==> flow/design.v <==
`timescale 1ns / 1ps
module clk_gen(
    input clk,
    input rst,
    output clk_div
    );
    reg [32:0] count;
    initial
    begin
        count = 0;
    end
    assign clk_div = count[18];
    always@(posedge clk, posedge rst)
    begin
        if(rst)
            count <= 0;  
        else
            count <= count + 1;  
    end
endmodule
# == Tool chain data of clk_gen ==
# Tool output for the design above, in the order of the flow.
# Line numbers count from 1 in the design file above.
# Library cell names are shortened.
# A cell with - has no value.
# inputs
top_module,clk_gen
clock_port,clk
lib,sky130hd
corner,tt_025C_1v80

# == Word level ==
# Source: Yosys, flattened and elaborated, memories not mapped. Widths are those after wreduce; folded enables and synchronous resets count as part of the registers. Registers that Yosys merges into a memory's read port (data or address) are not register bits. Print and check cells do not count. Equal cells are merged and count once.
# word_totals
output_inout_bits,1
ff_bits,33
word_cells,2
inputBits,2
# op_classes
addsub,1
# op_table
operator,n
adder 33 x 1 -> 33 bit (second input constant),1

# == Depth ==
# Depth = most cells in a row (Yosys ltp): at word level without a register or memory, in the mapped netlist without a sequential cell, where the memories' decode and read muxes count.
# depth
ltp_word,1
ABC_AREA,1
depth_mapped,7
ltp_nobuf,7

# == After synthesis ==
# Yosys stat after the flow's synthesis: flattened, memories mapped to cells. It holds for the ABC_AREA given above (unset counts as 0); a run with the other value may have another netlist.
# synth_totals
cells,112
flip_flops,19
buffers,0
seq_area_um2,475.5
synth_area_um2,935.9
# by_type
cell,n,type_area_um2
dfrtp_1,19,475.456
nand2_1,29,108.854
xnor2_1,7,61.309
nand3_1,11,55.053
nor2_1,14,52.55
inv_1,13,48.797
xor2_1,4,35.034
nor2_2,5,31.28
o21bai_1,2,15.014
ha_1,1,12.512
nand2_2,2,12.512
nand4_1,2,12.512
nor3_1,1,5.005
o21ai_0,1,5.005
o21ai_1,1,5.005

# == Path before layout ==
# Path of least setup slack by OpenSTA after synthesis, without wires, with an ideal clock, recovery checks aside; 20% of the period is set as input and as output delay. Where synthesis merged equal registers, the netlist keeps one of their names.
# synth_timing
kind,register to register
startpoint,register count[0]
endpoint,register count[18]
t_required_ns,1.269
arrival_time_ns,1.024
n_path_buf,0
setup_ns,0.121
path_slack_ns,0.245
t_first_pin_ns,0.000
path_delay_ns,1.145
driving_pins,7
period_ns,1.39
period_less_setup_slack_ns,1.145
# "path_delay_ns" is the arrival time less input delay plus setup time.
# "driving_pins": output pins that drive a net of the path, with the launching flip-flop's if there is one; two outputs of one cell count as two.
# "period_less_setup_slack_ns" is the clock period less the worst setup slack; recovery checks do not enter. This is arithmetic on one report: input and output delays are still those of the set period (20% each).
# Between the ends stands the longest chain of elaborated cells between them, by number of cells; it is not shown to be the way that was timed. Of several equally long chains one is given.
# A line is the first line of the expression or statement that the cell stems from. Yosys adds cells for indexed reads and writes and turns some case tables into memories.
# synth_between
path_cell_list,dfrtp_1 ha_1 nand2_1 nor2_2 nand3_1 o21bai_1 nand2_1
elab_chain_len,1
cone_cells,1
lines_between,1
classes_between,add/sub: 1
# synth_rtl
item,line_no,text
start: declaration,7,reg [32:0] count;
start: assignment,16,count <= 0;
start: assignment,18,count <= count + 1;
adder 33 x 1 -> 33 bit,18,
end: assignment,16,
end: assignment,18,
end: declaration,7,

# == Timing after layout ==
# Path of least setup slack in the final report of flow run A (OpenROAD, finished layout, wires in). Where an end is a register, its clock arrival counts in the times.
# layout_timing
kind,register to register
startpoint,register count[6]
endpoint,register count[15]
t_first_pin_ns,0.30
driving_pins,6
t_required_ns,1.75
period_ns,1.55
n_path_buf,0
arrival_time_ns,1.38
path_slack_ns,0.37
setup_ns,0.10
# Between the ends stands the longest chain of elaborated cells between them, by number of cells; it is not shown to be the way that was timed. Of several equally long chains one is given.
# layout_between
path_cell_list,dfrtp_1 nand2_1 nor2_2 nand2_2 o21ai_0 nand2_1
elab_chain_len,1
cone_cells,1
lines_between,1
classes_between,add/sub: 1
# layout_rtl
item,line_no,text
start: declaration,7,reg [32:0] count;
start: assignment,16,count <= 0;
start: assignment,18,count <= count + 1;
adder 33 x 1 -> 33 bit,18,
end: assignment,16,
end: assignment,18,
end: declaration,7,

# Flow measurements of clk_gen on sky130hd: 2 stored runs with different settings, listed in no order. Input and output delays are each 20% of the period that was set; the output load is 0.01 pF.
# "achieved_period_ns" means the clock period less the worst setup slack. The figure is calculated, with input and output delays left at 20% of the set period.
# "worst_path_time_ns" = time allowed to the worst setup path (clock period - input delay - output delay, where it has them) - its slack; a late launch clock adds to it, a late capture clock takes from it.
# Among the settings, -- means not set for that run.
name,flow run A,flow run B
period_ns,1.55,2.26
CORE_UTILIZATION,49,43
SETUP_SLACK_MARGIN,0.35,0.49
PLACE_DENSITY,0.4,--
CORE_ASPECT_RATIO,0.58,0.82
CORE_MARGIN,6,3
ABC_AREA,1,--
CTS_CLUSTER_SIZE,61,--
CTS_CLUSTER_DIAMETER,93,157
CAP_MARGIN,20,35
SLEW_MARGIN,20,20
PLACE_DENSITY_LB_ADDON,--,0.13
CELL_PAD_IN_SITES_GLOBAL_PLACEMENT,--,2
CELL_PAD_IN_SITES_DETAIL_PLACEMENT,--,2
achieved_period_ns,1.180,1.672
synth_chip_area_um2,935.9,822.0
util_pct,64.7,53.4
worst_path_time_ns,1.18,1.22
worstPathKind,register to register,register to output
tns_setup_ns,0.000,0.000
worst_setup_slack_ns,0.370,0.588
design_die_area_um2,3142.1,2475.1
